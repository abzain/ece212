==> flow/design.v <==
module clkdiv(input logic clk, input logic reset, output logic sclk);
   parameter DIVFREQ = 100;   
   parameter DIVBITS = 26;    
   parameter CLKFREQ = 100_000_000;
   parameter DIVAMT = (CLKFREQ / DIVFREQ) / 2;
   logic [DIVBITS-1:0] q;
   always_ff @(posedge clk)
     if (reset)
       begin
	  q <= 0;
	  sclk <= 0;
       end
     else if (q == DIVAMT-1) begin
	q <= 0;
	sclk <= ~sclk;
     end
     else q <= q + 1;
endmodule  
`timescale 1ns/1ps
module debounce(input logic clk,     
                input logic  button_in,
                output logic button_out,
                output logic pulse);
   parameter DEBOUNCE_TIME_MS = 5;
   parameter CLKFREQ = 100_000_000;                                             
   parameter WAIT_COUNT = DEBOUNCE_TIME_MS*(CLKFREQ/1000);     
   logic 		     button_state, button_state_next;
   logic [26:0] 	     count_reg, count_next;
   always_ff @(posedge clk)
     begin
	button_state <= button_state_next;
	count_reg <= count_next;
     end
   always_comb
     begin
	button_state_next = button_state;
	count_next = count_reg;
	pulse = 1'b0;
	if (button_in == button_state)
	  count_next = 0;
	else if (count_reg == WAIT_COUNT-1)
	  begin
	     button_state_next = ~button_state;
	     count_next = 0;
	     pulse = ~button_state;
	  end
	else
	  count_next = count_reg + 1;
     end  
   assign button_out = button_state;
endmodule  
module nexys4DDR (
          input logic         CLK100MHZ,
		  input logic 	      BTNC,
		  input logic 	      BTNU,  
		  input logic 	      BTNL, 
		  input logic 	      BTNR,
		  output logic [15:0] led
            );
  logic btnc_pls, btnr_pls, btnl_pls, btnu_pls;
  logic btnc_dbn, btnr_dbn, btnl_dbn, btnu_dbn;
 debounce U_DBN_C( .clk(CLK100MHZ), .button_in(BTNC), .button_out(btnc_dbn), .pulse(btnc_pls) );
 debounce U_DBN_R( .clk(CLK100MHZ), .button_in(BTNR), .button_out(btnr_dbn), .pulse(btnr_pls) );
 debounce U_DBN_L( .clk(CLK100MHZ), .button_in(BTNL), .button_out(btnl_dbn), .pulse(btnl_pls) );
 debounce U_DBN_U( .clk(CLK100MHZ), .button_in(BTNU), .button_out(btnu_dbn), .pulse(btnu_pls) );
 logic [1:0] led_state;
 typedef enum logic [1:0] {
    solid = 2'b00,
    oneHz = 2'b01,
    twoHz = 2'b10
 } states_t;
 states_t state, next;
 always_ff @(posedge CLK100MHZ)
     if (BTNU)  state <= solid;
     else state <= next;
 always_comb
 begin 
    next = solid;
    case( state )
    solid:
        begin
            if (BTNC) next = oneHz;
            else next = solid;
        end
    oneHz:
        begin
            if (BTNC) next = twoHz;
            else next = oneHz;
        end   
    twoHz:
        begin
            if (BTNC) next = solid;
            else next = twoHz;
        end
    default:
    next = solid;
    endcase
 end
 assign led_state = state;
 logic [3:0] cnt;
 always_ff @(posedge CLK100MHZ)
    if (BTNU) cnt <= 4'd0;
    else if (BTNR) cnt <= cnt - 1;  
    else if (BTNL) cnt <= cnt + 1;  
 logic [15:0] led_shift;
 always_comb
 case(cnt)
    4'd0: led_shift = 16'b0000000000000001;
    4'd1: led_shift = 16'b0000000000000010;
    4'd2: led_shift = 16'b0000000000000100;
    4'd3: led_shift = 16'b0000000000001000;
    4'd4: led_shift = 16'b0000000000010000;
    4'd5: led_shift = 16'b0000000000100000;
    4'd6: led_shift = 16'b0000000001000000;
    4'd7: led_shift = 16'b0000000010000000;
    4'd8: led_shift = 16'b0000000100000000;
    4'd9: led_shift = 16'b0000001000000000;
    4'd10: led_shift = 16'b0000100000000000;
    4'd11: led_shift = 16'b0001000000000000;
    4'd12: led_shift = 16'b0010000000000000;
    4'd13: led_shift = 16'b0100000000000000;
    4'd14: led_shift = 16'b1000000000000000;
    4'd15: led_shift = 16'b0000000000000001;
    default: led_shift = 16'b0000000000000001;
 endcase
    parameter BAUD = 10;                
    parameter TWICEBAUD = 20;            
    logic oneHz_clk, twoHz_clk;
    clkdiv #(.DIVFREQ(BAUD)) U_CD_oneHz(.clk(CLK100MHZ), .reset(BTNU), .sclk(oneHz_clk));
    clkdiv #(.DIVFREQ(TWICEBAUD)) U_CD_twoHz(.clk(CLK100MHZ), .reset(BTNU), .sclk(twoHz_clk));  
    logic blink;
    always_comb
      unique case (led_state)
        2'd0 : blink = 1;              
        2'd1 : blink = oneHz_clk;
        2'd2 : blink = twoHz_clk;
        default : blink = 0;   
      endcase  
  assign led = ( {16{blink}} & led_shift );
endmodule  
---- Tool chain data of nexys4DDR ----
What the tools print for nexys4DDR, step after step.
Lines are those of the file above, counted from 1.
Not given: -
design
  design top .............................. nexys4DDR
  clock input ............................. CLK100MHZ
  standard-cell library ................... sky130hd
  library corner .......................... tt_025C_1v80

---- Elaborated design ----
Source: Yosys, flattened and elaborated, memories not mapped. Widths are those after wreduce. Print and check cells do not count. Equal cells are merged and count once.
Yosys's memory passes give these memory sizes; they may raise the number of words (mostly to a power of two), join words into wider ones and drop unused or constant bits.
word-level totals
  bits in read-only memories .............. 240
  memory cells ............................ 1
  word-level cells ........................ 31
  output and inout bits ................... 16
  input port bits ......................... 5
  bits in registers ....................... 60
  clocked read ports x word width ......... 15
operators by class
  eq/ne operators ......................... 4
  mux-type cells .......................... 9
  $add $sub $neg .......................... 4
  bitwise gates (word level) .............. 3
  reductions and logical operators ........ 4
memories
  memory           words  bits a word  read ports  write ports  line  source
  (no name shown)  16     15           1           0            107   case(cnt)
operator list
  cell                                                                      count
  26-bit by 1-bit adder with 26-bit output (second input constant)          2
  26-bit by 22-bit equality test with 1-bit output (second input constant)  1
  26-bit by 23-bit equality test with 1-bit output (second input constant)  1
  16-bit AND                                                                1
  4-bit 2-to-1 mux                                                          4
  2-bit parallel mux with 3-bit select                                      1
  2-bit OR reduction                                                        2
  4-bit by 1-bit adder with 4-bit output (second input constant)            1
  4-bit by 1-bit subtractor with 4-bit output (second input constant)       1
  2-bit 2-to-1 mux                                                          2
  1-bit parallel mux with 3-bit select                                      1
  1-bit NOT                                                                 2
  2-bit by 1-bit equality test with 1-bit output (second input constant)    1
  2-bit equality test (second input constant)                               1
  2-bit logical NOT                                                         1
  2-bit nonzero test                                                        1
  1-bit 2-to-1 mux                                                          1

---- Logic depth ----
Longest topological path by Yosys (ltp), each cell counted once; first at word level (registers and memories cut), then after technology mapping (sequential cells cut; the memories' decode and read muxes count).
depth
  depth in word-level cells ............... 5
  ABC_AREA ................................ 0
  mapped depth ............................ 7
  depth with buffers taken out ............ 6

---- Synthesis result ----
The flow's flattened synthesis, as Yosys stat reports it; memories are mapped. The netlist is that of the ABC_AREA named above (0 if unset); the other value can give another one.
Totals and module areas in this step are rounded.
synthesis totals
  cells in the netlist .................... 388
  sequential part of the area ............. 1520 sq um
  mapped flip-flops ....................... 76
  mapped area ............................. 3420 sq um
  buffers ................................. 19
cells by type
  type                      count  total area (sq um)
  sky130_fd_sc_hd__dfxtp_1  76     1.52E+03
  sky130_fd_sc_hd__xor2_1   16     140.134
  sky130_fd_sc_hd__nor2_1   37     138.883
  sky130_fd_sc_hd__nand4_1  20     125.12
  sky130_fd_sc_hd__a21oi_1  23     115.11
  sky130_fd_sc_hd__or3_1    17     106.352
  sky130_fd_sc_hd__nor2b_1  15     93.84
  sky130_fd_sc_hd__o21ai_0  18     90.086
  sky130_fd_sc_hd__xnor2_1  10     87.584
  sky130_fd_sc_hd__nor3_1   17     85.082
  sky130_fd_sc_hd__nand3_1  15     75.072
  sky130_fd_sc_hd__or4_1    9      67.565
  sky130_fd_sc_hd__nand2_1  17     63.811
  sky130_fd_sc_hd__and4_1   7      61.309
  sky130_fd_sc_hd__o31ai_1  8      60.058
  sky130_fd_sc_hd__ha_1     4      50.048
  sky130_fd_sc_hd__mux2i_1  5      50.048
  sky130_fd_sc_hd__buf_2    8      40.038
Not listed: further types 31, cells in them 66.
By module: a second synthesis without flattening, with its own total; a netlist apart from the flattened one above.
unflattened totals
  cell total of the unflattened synthesis .. 401
  area (unflattened synthesis) ............ 3590 sq um
Rows give one instance, submodules left out.
modules
  module               area (sq um)  sequential area (sq um)  cells  instances
  clkdiv (DIVFREQ=10)  1340          541                      160    1
  clkdiv (DIVFREQ=20)  1250          541                      142    1
  nexys4DDR            990           440                      99     1

---- Worst setup path after synthesis ----
OpenSTA on the mapped netlist: ideal clock, no wires. The path of least setup slack (recovery checks aside). Input and output delay are each 20% of the period. Register names are those of the netlist, which keeps one name where synthesis merged equal registers.
path post-synthesis
  kind .................................... input port to flip-flop
  start ................................... input BTNR
  end ..................................... register (name not given)
  arrival ................................. 2.025 ns
  data required time ...................... 3.284 ns
  external input delay .................... 0.672 ns
  launch time at the first pin ............ 0.672 ns
  period .................................. 3.36 ns
  path buffers ............................ 1
  stages on the path ...................... 7
  setup time .............................. 0.076 ns
  slack ................................... 1.258 ns
  delay of the path ....................... 1.429 ns
  period reached after synthesis .......... 2.102 ns
"delay of the path" = arrival - input delay + setup time.
"stages on the path": output pins that drive a net of the path, with the launching flip-flop's if there is one; two outputs of one cell count as two.
"period reached after synthesis" is the clock period less the worst setup slack; recovery checks do not enter. This is arithmetic on one report: input and output delays are still those of the set period (20% each).
The rows between start and end are the longest chain of elaborated cells between them; the timing report does not say that the signal goes this way. Where chains are equally long, one stands for them.
Each line given opens the expression or statement behind the cell; cells for indexed reads and writes are added by Yosys, which also makes memories of some case tables.
between the ends, post-synthesis
  cells stage by stage .................... sky130_fd_sc_hd__fa_1 > sky130_fd_sc_hd__xnor2_1 > sky130_fd_sc_hd__a211o_1 > sky130_fd_sc_hd__clkbuf_1 > sky130_fd_sc_hd__inv_1 > sky130_fd_sc_hd__nand3_1 > sky130_fd_sc_hd__o22ai_1
  cells in the longest elaborated chain ... 3
  elaborated cells on any way between the ends .. 4
  source lines of those cells ............. 1
  classes of those cells .................. 3 x mux; 1 x reduce/logical
RTL lines, path post-synthesis
  item                           line  source
  start: declaration             57    input logic BTNR,
  4-bit 2-to-1 mux               103   else if (BTNR) cnt <= cnt - 1;
  4-bit 2-to-1 mux (2 in a row)  -

---- Worst path after layout ----
Path of least setup slack in the final report of flow run A (OpenROAD, finished layout, wires in). Where an end is a register, its clock arrival counts in the times.
path after layout
  kind .................................... flip-flop to flip-flop
  start ................................... register U_CD_twoHz.q[10]
  end ..................................... register U_CD_twoHz.q[25]
  data required time ...................... 1.52 ns
  stages on the path ...................... 5
  slack ................................... -0.52 ns
  setup time .............................. 0.06 ns
  arrival ................................. 2.04 ns
  launch time at the first pin ............ 0.35 ns
  path buffers ............................ 0
  period .................................. 1.23 ns
The rows between start and end are the longest chain of elaborated cells between them; the timing report does not say that the signal goes this way. Where chains are equally long, one stands for them.
At most two assigning lines are given for a register; there are more.
between the ends, after layout
  cells stage by stage .................... sky130_fd_sc_hd__dfxtp_2 > sky130_fd_sc_hd__nand4_1 > sky130_fd_sc_hd__or4_4 > sky130_fd_sc_hd__or4_1 > sky130_fd_sc_hd__a21oi_1
  cells in the longest elaborated chain ... 2
  elaborated cells on any way between the ends .. 3
  source lines of those cells ............. 2
  classes of those cells .................. 1 x add/sub; 1 x eq/ne; 1 x reduce/logical
RTL lines, path after layout
  item                                              line  source
  start: declaration                                6     logic [DIVBITS-1:0] q;
  start: assignment                                 10    q <= 0;
  start: assignment                                 17    else q <= q + 1;
  26-bit by 22-bit equality test with 1-bit output  13    else if (q == DIVAMT-1) begin
  2-bit OR reduction                                -
  end: assignment                                   14    q <= 0;
  end: assignment                                   17
  end: declaration                                  6

Data sheet: physical implementation of nexys4DDR

Module nexys4DDR, platform sky130hd: 2 stored runs of the flow (Yosys, OpenROAD) with differing settings, in no particular order. Input and output delays are each 20% of the period that was set; the output load is 0.01 pF.
By "total design power" is meant OpenSTA's value without simulated activity: inputs other than the clock are taken to toggle once in ten clock periods, and the tool carries that through the logic.
Results are given in rounded form.

---- flow run A ----
settings
  period_ns = 1.23
  CORE_UTILIZATION = 31
  PLACE_DENSITY_LB_ADDON = 0.09
  CTS_CLUSTER_SIZE = 80
  MIN_ROUTING_LAYER = met2
  CAP_MARGIN = 20
  CORE_MARGIN = 2
  SLEW_MARGIN = 20
results
  area of the standard cells in the finished layout .. 5550 sq um
  die outline area ........................ 11900 sq um
  area of the synthesized netlist ......... 3420 sq um
  summed negative setup slack ............. -33.6 ns
  total design power ...................... 5.39 mW
  setup slack of the critical path ........ -0.518 ns

---- flow run B ----
settings
  period_ns = 1.78
  CORE_UTILIZATION = 55
  SETUP_SLACK_MARGIN = -0.15
  PLACE_DENSITY_LB_ADDON = 0.07
  CORE_ASPECT_RATIO = 0.98
  TNS_END_PERCENT = 95
  GPL_ROUTABILITY_DRIVEN = 0
  CTS_CLUSTER_DIAMETER = 152
  CAP_MARGIN = 25
  SLEW_MARGIN = 10
  CORE_MARGIN = 2
results
  area of the standard cells in the finished layout .. 4310 sq um
  die outline area ........................ 6860 sq um
  area of the synthesized netlist ......... 3420 sq um
  summed negative setup slack ............. -0.574 ns
  total design power ...................... 3.65 mW
  setup slack of the critical path ........ -0.096 ns
